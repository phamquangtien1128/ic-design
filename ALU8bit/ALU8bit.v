==> flow/design.v <==
module ALU8bit(input clk, input [3:0] Op,
					input [7:0] a, input [7:0] b,
					output reg [7:0] result, output reg [15:0] product,
					output OF, output zero, output slt);
wire [7:0] invResult, andResult, orResult; 
wire [7:0] sll, srl, sla, sra, rl, rr;
wire [7:0] arithmetic; wire [15:0] netProduct;
wire Binv, c0, CarryOut;
assign Binv = (Op == 4'b1010) ? 1'b1 : 1'b0;
assign c0 = (Op == 4'b1010) ? 1'b1 : 1'b0;
assign invResult = ~a;
assign andResult = a & b;
assign orResult = a | b;
shift_left_logic SLL(.a(a), .b(b), .r(sll));
shift_right_logic SRL(.a(a), .b(b), .r(srl));
shift_left_arithmetic SLA(.a(a), .b(b), .r(sla));
shift_right_arithmetic SRA(.a(a), .b(b), .r(sra));
rotate_left RL(.a(a), .b(b[2:0]), .r(rl));
rotate_right RR(.a(a), .b(b[2:0]), .r(rr));
adder8bit A80(.a(a), .b(b), .c0(c0), .Binv(Binv), .Sum(arithmetic), .Carry(CarryOut));
Multiply M0(.a_in(a), .b_in(b), .product(netProduct));
Overflow OV(.Binv(Binv), .c0(c0), .a(a[7]), .b(b[7]), .CarryOut(CarryOut), .OF(OF));
assign zero = ((result == 8'b0) && (!OF)) ? 1'b1 : 1'b0;
assign slt = result[7] & Binv & c0 & (~OF);
always @(posedge clk) begin
	case(Op)
		4'b0000:begin  
			result <= invResult;
			product <= 16'b0;
		end
		4'b0001:begin  
			result <= andResult;
			product <= 16'b0;
		end
		4'b0010:begin  
			result <= orResult;
			product <= 16'b0;
		end
		4'b0011:begin  
			result <= sll;
			product <= 16'b0;
		end
		4'b0100:begin  
			result <= srl;
			product <= 16'b0;
		end
		4'b0101:begin  
			result <= sla;
			product <= 16'b0;
		end
		4'b0110:begin  
			result <= sra;
			product <= 16'b0;
		end
		4'b0111:begin  
			result <= rl;
			product <= 16'b0;
		end
		4'b1000:begin  
			result <= rr;
			product <= 16'b0;
		end
		4'b1001:begin  
			result <= arithmetic;
			product <= 16'b0;
		end
		4'b1010:begin  
			result <= arithmetic;
			product <= 16'b0;
		end
		4'b1011:begin  
			product <= netProduct;
			result <= 8'b0;
		end
		default:begin  
			result <= 8'b0;
			product <= 16'b0;
		end
	endcase
end
endmodule
module Multiply(input [7:0] a_in, input [7:0] b_in, output [15:0] product);
wire [7:0] net00, net01, net10, net11, net20, net21, net30, net31;
wire [7:0] net40, net41, net50, net51, net60, net61, net70, net71;
wire check;
assign check = a_in[7] ^ b_in[7];
wire [7:0] a1, b1; 
wire [7:0] a2, b2; 
wire check_a, check_b;
wire [7:0] a, b;
assign a1 = ~a_in;
assign b1 = ~b_in;
assign check_a = a_in[7];
assign check_b = b_in[7];
adder8bit IN_TC0(.a(a1), .b(8'b00000001), .c0(1'b0), .Binv(1'b0), .Sum(a2), .Carry());
adder8bit IN_TC1(.a(b1), .b(8'b00000001), .c0(1'b0), .Binv(1'b0), .Sum(b2), .Carry());
assign a = (check_a) ? (a2) : a_in;
assign b = (check_b) ? (b2) : b_in;
assign net00[0] = a[0] & b[0];
assign net00[1] = a[1] & b[0];
assign net00[2] = a[2] & b[0];
assign net00[3] = a[3] & b[0];
assign net00[4] = a[4] & b[0];
assign net00[5] = a[5] & b[0];
assign net00[6] = a[6] & b[0];
assign net00[7] = a[7] & b[0];
assign net01[0] = a[7] & b[1];
assign net01[1] = a[7] & b[2];
assign net01[2] = a[7] & b[3];
assign net01[3] = a[7] & b[4];
assign net01[4] = a[7] & b[5];
assign net01[5] = a[7] & b[6];
assign net01[6] = a[7] & b[7];
assign net01[7] = 1'b0;
assign net10[0] = 1'b0;
assign net10[1] = a[0] & b[1];
assign net10[2] = a[1] & b[1];
assign net10[3] = a[2] & b[1];
assign net10[4] = a[3] & b[1];
assign net10[5] = a[4] & b[1];
assign net10[6] = a[5] & b[1];
assign net10[7] = a[6] & b[1];
assign net11[0] = a[6] & b[2];
assign net11[1] = a[6] & b[3];
assign net11[2] = a[6] & b[4];
assign net11[3] = a[6] & b[5];
assign net11[4] = a[6] & b[6];
assign net11[5] = a[6] & b[7];
assign net11[6] = 1'b0;
assign net11[7] = 1'b0;
assign net20[0] = 1'b0;
assign net20[1] = 1'b0;
assign net20[2] = a[0] & b[2];
assign net20[3] = a[1] & b[2];
assign net20[4] = a[2] & b[2];
assign net20[5] = a[3] & b[2];
assign net20[6] = a[4] & b[2];
assign net20[7] = a[5] & b[2];
assign net21[0] = a[5] & b[3];
assign net21[1] = a[5] & b[4];
assign net21[2] = a[5] & b[5];
assign net21[3] = a[5] & b[6];
assign net21[4] = a[5] & b[7];
assign net21[5] = 1'b0;
assign net21[6] = 1'b0;
assign net21[7] = 1'b0;
assign net30[0] = 1'b0;
assign net30[1] = 1'b0;
assign net30[2] = 1'b0;
assign net30[3] = a[0] & b[3];
assign net30[4] = a[1] & b[3];
assign net30[5] = a[2] & b[3];
assign net30[6] = a[3] & b[3];
assign net30[7] = a[4] & b[3];
assign net31[0] = a[4] & b[4];
assign net31[1] = a[4] & b[5];
assign net31[2] = a[4] & b[6];
assign net31[3] = a[4] & b[7];
assign net31[4] = 1'b0;
assign net31[5] = 1'b0;
assign net31[6] = 1'b0;
assign net31[7] = 1'b0;
assign net40[0] = 1'b0;
assign net40[1] = 1'b0;
assign net40[2] = 1'b0;
assign net40[3] = 1'b0;
assign net40[4] = a[0] & b[4];
assign net40[5] = a[1] & b[4];
assign net40[6] = a[2] & b[4];
assign net40[7] = a[3] & b[4];
assign net41[0] = a[3] & b[5];
assign net41[1] = a[3] & b[6];
assign net41[2] = a[3] & b[7];
assign net41[3] = 1'b0;
assign net41[4] = 1'b0;
assign net41[5] = 1'b0;
assign net41[6] = 1'b0;
assign net41[7] = 1'b0;
assign net50[0] = 1'b0;
assign net50[1] = 1'b0;
assign net50[2] = 1'b0;
assign net50[3] = 1'b0;
assign net50[4] = 1'b0;
assign net50[5] = a[0] & b[5];
assign net50[6] = a[1] & b[5];
assign net50[7] = a[2] & b[5];
assign net51[0] = a[2] & b[6];
assign net51[1] = a[2] & b[7];
assign net51[2] = 1'b0;
assign net51[3] = 1'b0;
assign net51[4] = 1'b0;
assign net51[5] = 1'b0;
assign net51[6] = 1'b0;
assign net51[7] = 1'b0;
assign net60[0] = 1'b0;
assign net60[1] = 1'b0;
assign net60[2] = 1'b0;
assign net60[3] = 1'b0;
assign net60[4] = 1'b0;
assign net60[5] = 1'b0;
assign net60[6] = a[0] & b[6];
assign net60[7] = a[1] & b[6];
assign net61[0] = a[1] & b[7];
assign net61[1] = 1'b0;
assign net61[2] = 1'b0;
assign net61[3] = 1'b0;
assign net61[4] = 1'b0;
assign net61[5] = 1'b0;
assign net61[6] = 1'b0;
assign net61[7] = 1'b0;
assign net70[0] = 1'b0;
assign net70[1] = 1'b0;
assign net70[2] = 1'b0;
assign net70[3] = 1'b0;
assign net70[4] = 1'b0;
assign net70[5] = 1'b0;
assign net70[6] = 1'b0;
assign net70[7] = a[0] & b[7];
assign net71[0] = 1'b0;
assign net71[1] = 1'b0;
assign net71[2] = 1'b0;
assign net71[3] = 1'b0;
assign net71[4] = 1'b0;
assign net71[5] = 1'b0;
assign net71[6] = 1'b0;
assign net71[7] = 1'b0;
wire [7:0] add0Result, add1Result, add2Result, add3Result, add4Result, add5Result, add6Result, add7Result;
wire [7:0] add8Result, add9Result, add10Result, add11Result, add12Result, add13Result;
wire carry0, carry1, carry2, carry3, carry4, carry5, carry6;
adder8bit ADD0(.a(net00), .b(net10), .c0(1'b0), .Binv(1'b0), .Sum(add0Result), .Carry(carry0));
adder8bit ADD1(.a(net20), .b(net30), .c0(1'b0), .Binv(1'b0), .Sum(add1Result), .Carry(carry1));
adder8bit ADD2(.a(net40), .b(net50), .c0(1'b0), .Binv(1'b0), .Sum(add2Result), .Carry(carry2));
adder8bit ADD3(.a(net60), .b(net70), .c0(1'b0), .Binv(1'b0), .Sum(add3Result), .Carry(carry3));
adder8bit ADD4(.a(net01), .b(net11), .c0(carry0), .Binv(1'b0), .Sum(add4Result), .Carry());
adder8bit ADD5(.a(net21), .b(net31), .c0(carry1), .Binv(1'b0), .Sum(add5Result), .Carry());
adder8bit ADD6(.a(net41), .b(net51), .c0(carry2), .Binv(1'b0), .Sum(add6Result), .Carry());
adder8bit ADD7(.a(net61), .b(net71), .c0(carry3), .Binv(1'b0), .Sum(add7Result), .Carry());
adder8bit ADD8(.a(add0Result), .b(add1Result), .c0(1'b0), .Binv(1'b0), .Sum(add8Result), .Carry(carry4));
adder8bit ADD9(.a(add2Result), .b(add3Result), .c0(1'b0), .Binv(1'b0), .Sum(add9Result), .Carry(carry5));
adder8bit ADD10(.a(add4Result), .b(add5Result), .c0(carry4), .Binv(1'b0), .Sum(add10Result), .Carry());
adder8bit ADD11(.a(add6Result), .b(add7Result), .c0(carry5), .Binv(1'b0), .Sum(add11Result), .Carry());
adder8bit ADD12(.a(add8Result), .b(add9Result), .c0(1'b0), .Binv(1'b0), .Sum(add12Result), .Carry(carry6));
adder8bit ADD13(.a(add10Result), .b(add11Result), .c0(carry6), .Binv(1'b0), .Sum(add13Result), .Carry());
wire [7:0] add12Result_1, add12Result_2;
wire [7:0] add13Result_1, add13Result_2;
wire carry7;
assign add12Result_1 = ~add12Result;
assign add13Result_1 = ~add13Result;
adder8bit OUT_TC0(.a(add12Result_1), .b(8'b00000001), .c0(1'b0), .Binv(1'b0), .Sum(add12Result_2), .Carry(carry7));
adder8bit OUT_TC1(.a(add13Result_1), .b(8'b0), .c0(carry7), .Binv(1'b0), .Sum(add13Result_2), .Carry());
assign product[7:0] = (check) ? add12Result_2 : add12Result;
assign product[15:8] = (check) ? add13Result_2 : add13Result;
endmodule
module Overflow(input Binv, input c0, input a, input b, input CarryOut, output OF);
wire a1, b1, Binv1, c01;
assign a1 = ~a; assign b1 = ~b; assign Binv1 = ~Binv; assign c01 = ~c0;
assign OF = CarryOut & ((a1 & b1 & c01 & Binv1) | (a1 & b & c0 & Binv) | (a & b & c01 & Binv1) | (a & b1 & c0 & Binv));
endmodule
module adder8bit(input [7:0] a, input [7:0] b, input c0, input Binv,
					  output [7:0] Sum, output Carry);
wire [1:0] P;
wire [1:0] G;
wire Carry1;
wire Carry2;
adder4bit A40(.a(a[3:0]), .b(b[3:0]), .CI(c0), .Binv(Binv), .result(Sum[3:0]), .P_out(P[0]), .G_out(G[0]));
CarryIn1 C1(.g0(G[0]), .p0(P[0]), .c0(c0), .c1(Carry1));
adder4bit A41(.a(a[7:4]), .b(b[7:4]), .CI(Carry1), .Binv(Binv), .result(Sum[7:4]), .P_out(P[1]), .G_out(G[1]));
CarryIn2 C2(.g(G[1:0]), .p(P[1:0]), .c0(c0), .c2(Carry2));
assign Carry = Carry2;
endmodule
module adder4bit(input [3:0] a, input [3:0] b, input CI, input Binv,
					  output [3:0]result, output P_out, output G_out);
wire [3:0] bInv;					  
wire [3:0] net_g;
wire [3:0] net_p;
wire c1, c2, c3, c4;
wire [3:0] net_result;
wire netP, netG;
assign bInv = (Binv) ? ~b : b;
_generate _G0(.ai(a[0]), .bi(bInv[0]), .gi(net_g[0]));
_generate _G1(.ai(a[1]), .bi(bInv[1]), .gi(net_g[1]));
_generate _G2(.ai(a[2]), .bi(bInv[2]), .gi(net_g[2]));
_generate _G3(.ai(a[3]), .bi(bInv[3]), .gi(net_g[3]));
_propagate _P0(.ai(a[0]), .bi(bInv[0]), .pi(net_p[0]));
_propagate _P1(.ai(a[1]), .bi(bInv[1]), .pi(net_p[1]));
_propagate _P2(.ai(a[2]), .bi(bInv[2]), .pi(net_p[2]));
_propagate _P3(.ai(a[3]), .bi(bInv[3]), .pi(net_p[3]));
CarryIn1 _CI1(.g0(net_g[0]), .p0(net_p[0]), .c0(CI), .c1(c1));
CarryIn2 _CI2(.g(net_g[1:0]), .p(net_p[1:0]), .c0(CI), .c2(c2));
CarryIn3 _CI3(.g(net_g[2:0]), .p(net_p[2:0]), .c0(CI), .c3(c3));
Propagate P0(.p(net_p[3:0]), .P(netP));
Generate G0(.g(net_g[3:0]), .p(net_p[3:0]), .G(netG));
adder1bit A10(.a(a[0]), .b(bInv[0]), .ci(CI), .result(net_result[0]));
adder1bit A11(.a(a[1]), .b(bInv[1]), .ci(c1), .result(net_result[1]));
adder1bit A12(.a(a[2]), .b(bInv[2]), .ci(c2), .result(net_result[2]));
adder1bit A13(.a(a[3]), .b(bInv[3]), .ci(c3), .result(net_result[3]));
assign result = net_result; assign P_out = netP; assign G_out = netG;
endmodule
module _generate(input ai, input bi, output gi);
	assign gi = ai & bi;
endmodule
module _propagate(input ai, input bi, output pi);
	assign pi = ai | bi;
endmodule
module CarryIn1(input g0, input p0, input c0, output c1);
	assign c1 = g0 | (p0 & c0);
endmodule
module CarryIn2(input [1:0] g, input [1:0] p, input c0, output c2);
	assign c2 = g[1] | (p[1] & g[0]) | (p[1] & p[0] & c0);
endmodule
module CarryIn3(input [2:0] g, input [2:0] p, input c0, output c3);
	assign c3 = g[2] | (p[2] & g[1]) | (p[2] & p[1] & g[0]) | (p[2] & p[1] & p[0] & c0);
endmodule
module CarryIn4(input [3:0] g, input [3:0] p, input c0, output c4);
	assign c4 = g[3] | (p[3] & g[2]) | (p[3] & p[2] & g[1]) | (p[3] & p[2] & p[1] & g[0]) | (p[3] & p[2] & p[1] & p[0] & c0);
endmodule
module Propagate(input [3:0] p, output P);
	assign P = p[3] & p[2] & p[1] & p[0];
endmodule
module Generate(input [3:0] g, input [3:0] p, output G);
	assign G = g[3] | (p[2] & g[2]) | (p[3] & p[2] & g[1]) | (p[3] & p[2] & p[1] & g[0]);
endmodule
module adder1bit(input a, input b,  
					  input ci,
					  output result);
	assign result = a ^ b ^ ci;
endmodule
module rotate_left(input [7:0] a, input [2:0] b, output [7:0] r);
assign r[7:0] = (b == 3'd0) ? a :
					 (b == 3'd1) ? {a[6:0], a[7]} :
			       (b == 3'd2) ? {a[5:0], a[7:6]} :
			       (b == 3'd3) ? {a[4:0], a[7:5]} :
			       (b == 3'd4) ? {a[3:0], a[7:4]} :
			       (b == 3'd5) ? {a[2:0], a[7:3]} :
			       (b == 3'd6) ? {a[1:0], a[7:2]} : {a[0], a[7:1]};
endmodule
module rotate_right(input [7:0] a, input [2:0] b, output [7:0] r);
assign r[7:0] = (b == 3'd0) ? a :
					 (b == 3'd1) ? {a[0], a[7:1]} :
					 (b == 3'd2) ? {a[1:0], a[7:2]} :
					 (b == 3'd3) ? {a[2:0], a[7:3]} :
					 (b == 3'd4) ? {a[3:0], a[7:4]} :
					 (b == 3'd5) ? {a[4:0], a[7:5]} :
					 (b == 3'd6) ? {a[5:0], a[7:6]} : {a[6:0], a[7]};
endmodule
module shift_left_arithmetic(input [7:0] a, input [7:0] b, output [7:0] r);
assign r[7:0] = (b == 8'd0) ? a : 
					 (b == 8'd1) ? {a[7], a[5:0], 1'b0} :
					 (b == 8'd2) ? {a[7], a[4:0], 2'b0} :
					 (b == 8'd3) ? {a[7], a[3:0], 3'b0} :
					 (b == 8'd4) ? {a[7], a[2:0], 4'b0} :
					 (b == 8'd5) ? {a[7], a[1:0], 5'b0} :
					 (b == 8'd6) ? {a[7], a[0], 6'b0} : {a[7], 7'b0};
endmodule
module shift_left_logic(input [7:0] a, input [7:0] b, output [7:0] r);
assign r[7:0] = (b == 8'd0) ? a : 
					 (b == 8'd1) ? {a[6:0], 1'b0} :
					 (b == 8'd2) ? {a[5:0], 2'b0} :
					 (b == 8'd3) ? {a[4:0], 3'b0} :
					 (b == 8'd4) ? {a[3:0], 4'b0} :
					 (b == 8'd5) ? {a[2:0], 5'b0} :
					 (b == 8'd6) ? {a[1:0], 6'b0} : 
					 (b == 8'd7) ? {a[0], 7'b0} : 8'b0;
endmodule
module shift_right_arithmetic(input [7:0] a, input [7:0] b, output [7:0] r);
assign r[7:0] = (b == 8'd0) ? a : 
					 (b == 8'd1) ? {a[7], a[7:1]} :
					 (b == 8'd2) ? {a[7], a[7], a[7:2]} :
					 (b == 8'd3) ? {a[7], a[7], a[7], a[7:3]} :
					 (b == 8'd4) ? {a[7], a[7], a[7], a[7], a[7:4]} :
					 (b == 8'd5) ? {a[7], a[7], a[7], a[7], a[7], a[7:5]} :
					 (b == 8'd6) ? {a[7], a[7], a[7], a[7], a[7], a[7], a[7:6]} : {a[7], a[7], a[7], a[7], a[7], a[7], a[7], a[7]};
endmodule
module shift_right_logic(input [7:0] a, input [7:0] b, output [7:0] r);
assign r[7:0] = (b == 8'd0) ? a : 
					 (b == 8'd1) ? {1'b0, a[7:1]} :
					 (b == 8'd2) ? {2'b0, a[7:2]} :
					 (b == 8'd3) ? {3'b0, a[7:3]} :
					 (b == 8'd4) ? {4'b0, a[7:4]} :
					 (b == 8'd5) ? {5'b0, a[7:5]} :
					 (b == 8'd6) ? {6'b0, a[7:6]} : 
					 (b == 8'd7) ? {7'b0, a[7]} : 8'b0;
endmodule
# --- From RTL to reports: ALU8bit ---
# What the tools print for ALU8bit, step after step.
# Lines are those of the file above, counted from 1.
# Operators carry their Yosys type and port widths (W data, S select, Z words).
# Library cell names are shortened.
inputs:
  top: "ALU8bit"
  clock_port: "clk"
  cell_library: "sky130hd"
  corner: "tt_025C_1v80"

# --- After elaboration ---
# Yosys after proc, flatten, opt, wreduce and memory -nomap, before mapping. Enables and synchronous resets that opt folds into registers are not counted as muxes. Memory bits, and registers merged into a memory's read port (data or address), are not among the register bits. Print and check cells are not counted. Equal cells are merged and count once.
word_totals:
  register_bits: 24
  in_bits: 21
  out_inout_bits: 27
  word_cells: 858
op_classes:
  n_eq: 24
  muxes: 53
  bitwise: 772
  n_reduce_logical: 7
ops:
  columns: ["operator", "count"]
  rows:
  - ["$and A1 B1 Y1", 414]
  - ["$mux W8", 27]
  - ["$or A1 B1 Y1", 187]
  - ["$xor A1 B1 Y1", 156]
  - ["$pmux W8 S10", 1]
  - ["$mux W7", 9]
  - ["$eq A8 B3 Y1 const B", 4]
  - ["$not A8 Y8", 4]
  - ["$eq A4 B3 Y1 const B", 4]
  - ["$eq A4 B4 Y1 const B", 4]
  - ["$eq A8 B2 Y1 const B", 2]
  - ["$logic_not A8 Y1", 2]
  - ["$mux W4", 4]
  - ["$mux W6", 2]
  - ["$mux W5", 2]
  - ["$eq A3 B3 Y1 const B", 3]
  - ["$eq A4 B2 Y1 const B", 2]
  - ["$not A4 Y4", 2]
  - ["$eq A8 B1 Y1 const B", 1]
  - ["$and A8 B8 Y8", 1]
  - ["$or A8 B8 Y8", 1]
  - ["$not A1 Y1", 7]
  - ["$eq A3 B2 Y1 const B", 2]
  - ["$mux W3", 2]
  - ["$eq A4 B1 Y1 const B", 1]
  - ["$logic_not A4 Y1", 1]
  - ["$mux W2", 2]
  - ["$mux W1", 4]
# Not listed: further kinds 5, cells in them 5.

# --- Longest topological paths ---
# Depth = most cells in a row (Yosys ltp): at word level without a register or memory, in the mapped netlist without a sequential cell, where the memories' decode and read muxes count.
logic_depth:
  depth_word: 41
  ABC_AREA: 1
  mapped_depth: 41
  depth_no_buf: 39

# --- Synthesis result ---
# Yosys stat after the flow's synthesis: flattened, memories mapped to cells. It holds for the ABC_AREA given above (unset counts as 0); a run with the other value may have another netlist.
types:
  columns: ["cell", "count", "area_total_um2"]
  rows:
  - ["ha_1", 136, 1.7E+03]
  - ["inv_1", 193, 724.445]
  - ["nor2_1", 169, 634.358]
  - ["nand2_1", 166, 623.098]
  - ["o21ai_0", 103, 515.494]
  - ["dfxtp_1", 24, 480.461]
  - ["a21oi_1", 74, 370.355]
  - ["fa_1", 16, 320.307]
  - ["xor2_1", 23, 201.443]
  - ["xnor2_1", 18, 157.651]
  - ["nand3_1", 22, 110.106]
  - ["nor3_1", 18, 90.086]
  - ["o211ai_1", 12, 90.086]
  - ["clkbuf_1", 22, 82.579]
  - ["nand2_2", 11, 68.816]
  - ["buf_6", 4, 45.043]
  - ["inv_2", 12, 45.043]
  - ["o21ai_1", 9, 45.043]
# Not listed: further types 42, cells in them 112.
mapped:
  cell_count: 1144
  synth_area_mm2: 0.0071819
  sequential_area_mm2: 0.0004805
  flip_flops: 24
  n_buf: 35

# --- Worst setup path after synthesis ---
# OpenSTA on the mapped netlist: ideal clock, no wires. The path of least setup slack (recovery checks aside). Input and output delay are each 20% of the period. Register names are those of the netlist, which keeps one name where synthesis merged equal registers.
synth_timing:
  path_type: "input to register"
  startpoint: "input a[0]"
  endpoint: "register (no name shown)"
  clock_period_ns: 12.5
  input_delay_ns: 2.500
  setup_ns: 0.115
  t_first_pin_ns: 2.500
  t_arrival_ns: 7.451
  required_ns: 12.385
  path_slack_ns: 4.934
  delay_ns: 5.066
  driving_pins: 36
  n_path_buf: 2
  synth_period_reached_ns: 7.566
# "delay_ns" = arrival - input delay + setup time.
# "driving_pins": output pins that drive a net of the path, with the launching flip-flop's if there is one; two outputs of one cell count as two.
# "synth_period_reached_ns" = period - worst setup slack (recovery checks aside). The figure is calculated, with input and output delays left at 20% of the set period.
# Between the ends stands the longest chain of elaborated cells between them, by number of cells; it is not shown to be the way that was timed. Of several equally long chains one is given.
# Each line given opens the expression or statement behind the cell; cells for indexed reads and writes are added by Yosys, which also makes memories of some case tables.
synth_between:
  path_cell_list: "buf_6 inv_4 clkbuf_1 ha_1 o21ai_0 nand2_1 inv_1 nor2_1 inv_1 ha_1 nor2_1 nand2_1 nand2_1 inv_1 fa_1 inv_1 ha_1 a21oi_1 o21bai_1 nand2_1 o21ai_1 fa_1 inv_1 ha_1 nor2_1 nor2_1 a21oi_1 nand3b_1 nand2_1 fa_1 nor2_1 nand2_2 nand2_4 nand3_4 a21oi_1 nor2_1"
  elab_chain_cells: 36
  cells_between: 599
  classes_between: "mux: 2; logic: 597"
synth_rtl:
  columns: ["item", "line", "source"]
  rows:
  - ["start: declaration", 2, "input [7:0] a, input [7:0] b,"]
  - ["$not A8 Y8", 91, "assign a1 = ~a_in;"]
  - ["$and A1 B1 Y1", 309, "assign c2 = g[1] | (p[1] & g[0]) | (p[1] & p[0] & c0);"]
  - ["$xor A1 B1 Y1", 326, "assign result = a ^ b ^ ci;"]
  - ["$mux W8", 97, "assign a = (check_a) ? (a2) : a_in;"]
  - ["$and A1 B1 Y1", 101, "assign net00[2] = a[2] & b[0];"]
  - ["$or A1 B1 Y1", 303, "assign pi = ai | bi;"]
  - ["$and A1 B1 Y1", 321, "assign G = g[3] | (p[2] & g[2]) | (p[3] & p[2] & g[1]) | (p[3] & p[2] & p[1] & g[0]);"]
  - ["[20 not listed]", null, null]
  - ["$and A1 B1 Y1", 309, null]
  - ["$or A1 B1 Y1", 309, null]
  - ["$xor A1 B1 Y1", 326, null]
  - ["$not A8 Y8", 248, "assign add13Result_1 = ~add13Result;"]
  - ["$and A1 B1 Y1 x3", 312, "assign c3 = g[2] | (p[2] & g[1]) | (p[2] & p[1] & g[0]) | (p[2] & p[1] & p[0] & c0);"]
  - ["$xor A1 B1 Y1", 326, null]
  - ["$mux W8", 252, null]
  - ["end: assignment", 72, null]
  - ["end: assignment", 77, null]
  - ["end: declaration", 3, null]

# --- Timing after layout ---
# From the final timing report of record 1: the path of least setup slack in the routed layout; clock arrival at registers is part of the times.
layout_timing:
  path_type: "input to register"
  startpoint: "input b[0]"
  endpoint: "register (no name shown)"
  clock_period_ns: 6.83
  input_delay_ns: 1.37
  setup_ns: 0.06
  t_first_pin_ns: 1.37
  t_arrival_ns: 6.67
  required_ns: 7.04
  path_slack_ns: 0.37
  driving_pins: 36
  n_path_buf: 4
# Between the ends stands the longest chain of elaborated cells between them, by number of cells; it is not shown to be the way that was timed. Of several equally long chains one is given.
layout_between:
  path_cell_list: "clkdlybuf4s50_1 inv_2 ha_1 nand2_1 o21ai_2 inv_2 buf_4 buf_4 nor2_1 inv_1 ha_1 inv_1 nand2_1 buf_4 o221ai_1 xnor2_2 inv_1 ha_1 nor2_2 o21ai_2 fa_1 inv_1 ha_1 nor2_2 nor2_2 a21oi_2 nand3b_1 nand2_2 fa_2 nor2_2 nand2_2 nand2_4 nand3_4 nand3_2 nand2_1 nor2_1"
  elab_chain_cells: 35
  cells_between: 599
  classes_between: "mux: 2; logic: 597"
layout_rtl:
  columns: ["item", "line", "source"]
  rows:
  - ["start: declaration", 2, "input [7:0] a, input [7:0] b,"]
  - ["$not A8 Y8", 92, "assign b1 = ~b_in;"]
  - ["$not A1 Y1", null, null]
  - ["$mux W8", 98, "assign b = (check_b) ? (b2) : b_in;"]
  - ["$and A1 B1 Y1", 101, "assign net00[2] = a[2] & b[0];"]
  - ["$or A1 B1 Y1", 303, "assign pi = ai | bi;"]
  - ["$and A1 B1 Y1", 321, "assign G = g[3] | (p[2] & g[2]) | (p[3] & p[2] & g[1]) | (p[3] & p[2] & p[1] & g[0]);"]
  - ["$or A1 B1 Y1 x2", 321, null]
  - ["[18 not listed]", null, null]
  - ["$and A1 B1 Y1", 309, "assign c2 = g[1] | (p[1] & g[0]) | (p[1] & p[0] & c0);"]
  - ["$or A1 B1 Y1", 309, null]
  - ["$xor A1 B1 Y1", 326, "assign result = a ^ b ^ ci;"]
  - ["$not A8 Y8", 248, "assign add13Result_1 = ~add13Result;"]
  - ["$and A1 B1 Y1 x3", 312, "assign c3 = g[2] | (p[2] & g[1]) | (p[2] & p[1] & g[0]) | (p[2] & p[1] & p[0] & c0);"]
  - ["$xor A1 B1 Y1", 326, null]
  - ["$mux W8", 252, null]
  - ["end: assignment", 72, null]
  - ["end: assignment", 77, null]
  - ["end: declaration", 3, null]

Subject: flow runs of ALU8bit

Hi,

Settings and measured results of 2 stored flow runs for module ALU8bit (sky130hd), not sorted in any way. The constraints put input and output delay at 20% of the set period each and load the outputs with 0.01 pF.
"period_less_ws_ns": clock period set for the run, less the worst setup slack. It is reckoned from that one timing run; input and output delays stay at 20% of the period that was set.
"worst_path_allowed_less_slack_ns" is the time allowed to the run's worst setup path (the clock period less input and output delay, where it has them) less its slack. Clock arrival times count: a late capture clock shortens it, a late launch clock lengthens it.
"power.total_uw" is the tool's figure for a default switching activity; nothing was simulated.

--- record 1 ---
==> flow/run.sh <==
#!/bin/bash
# the make line also repeats the synthesis and layout settings of config.mk as NAME=value (left out here)
make -C /OpenROAD-flow-scripts/flow DESIGN_CONFIG=/design/flow/config.mk WORK_HOME=/design/flow/orfs CLKGATE_MAP_FILE= finish
==> flow/config.mk <==
export PLATFORM = sky130hd
export DESIGN_NAME = ALU8bit
export DESIGN_NICKNAME = ALU8bit
export VERILOG_FILES = /design/flow/design.v
export SDC_FILE = /design/flow/constraint.sdc
export NUM_CORES = 4
export LEC_CHECK = 0
export ABC_AREA = 1
export CAP_MARGIN = 20
export CELL_PAD_IN_SITES_GLOBAL_PLACEMENT = 0
export CORE_ASPECT_RATIO = 0.85
export CORE_MARGIN = 2
export CORE_UTILIZATION = 27
export CTS_CLUSTER_DIAMETER = 182
export MAX_ROUTING_LAYER = met5
export MIN_ROUTING_LAYER = met1
export SLEW_MARGIN = 20
export TNS_END_PERCENT = 20
==> flow/constraint.sdc <==
create_clock -name core_clock -period 6.83 [get_ports {clk}]
set_input_delay 1.3660 -clock core_clock [delete_from_list [all_inputs] [get_ports {clk}]]
set_output_delay 1.3660 -clock core_clock [all_outputs]
set_load 0.01 [all_outputs]

==> results, as YAML <==
results:
  synthArea_mm2: 0.0071819
  timing.setup.ws_ns: 0.369
  total_die_area_mm2: 0.0279246
  final_stdcell_area_mm2: 0.0087859
  ws_hold_ns: 1.811
  total_negative_slack_ns: 0.000
  power.total_uw: 1365
  worst_path_allowed_less_slack_ns: 5.10
  critical_path_kind: "input to register"
  post_route_util_frac: 0.333
  period_less_ws_ns: 6.461

--- record 2 ---
==> flow/run.sh <==
#!/bin/bash
# the make line also repeats the synthesis and layout settings of config.mk as NAME=value (left out here)
make -C /OpenROAD-flow-scripts/flow DESIGN_CONFIG=/design/flow/config.mk WORK_HOME=/design/flow/orfs CLKGATE_MAP_FILE= finish
==> flow/config.mk <==
export PLATFORM = sky130hd
export DESIGN_NAME = ALU8bit
export DESIGN_NICKNAME = ALU8bit
export VERILOG_FILES = /design/flow/design.v
export SDC_FILE = /design/flow/constraint.sdc
export NUM_CORES = 4
export LEC_CHECK = 0
export CAP_MARGIN = 20
export CORE_MARGIN = 2
export CORE_UTILIZATION = 40
export SETUP_SLACK_MARGIN = 2.07
export SLEW_MARGIN = 20
==> flow/constraint.sdc <==
create_clock -name core_clock -period 9.46 [get_ports {clk}]
set_input_delay 1.8920 -clock core_clock [delete_from_list [all_inputs] [get_ports {clk}]]
set_output_delay 1.8920 -clock core_clock [all_outputs]
set_load 0.01 [all_outputs]

==> results, as YAML <==
results:
  period_less_ws_ns: 7.975
  timing.setup.ws_ns: 1.485
  ws_hold_ns: 2.233
  final_stdcell_area_mm2: 0.0088848
  post_route_util_frac: 0.498
  total_die_area_mm2: 0.01921
  total_negative_slack_ns: 0.000
  worst_path_allowed_less_slack_ns: 6.08
  critical_path_kind: "input to register"
  power.total_uw: 1204
  synthArea_mm2: 0.007247

Regards
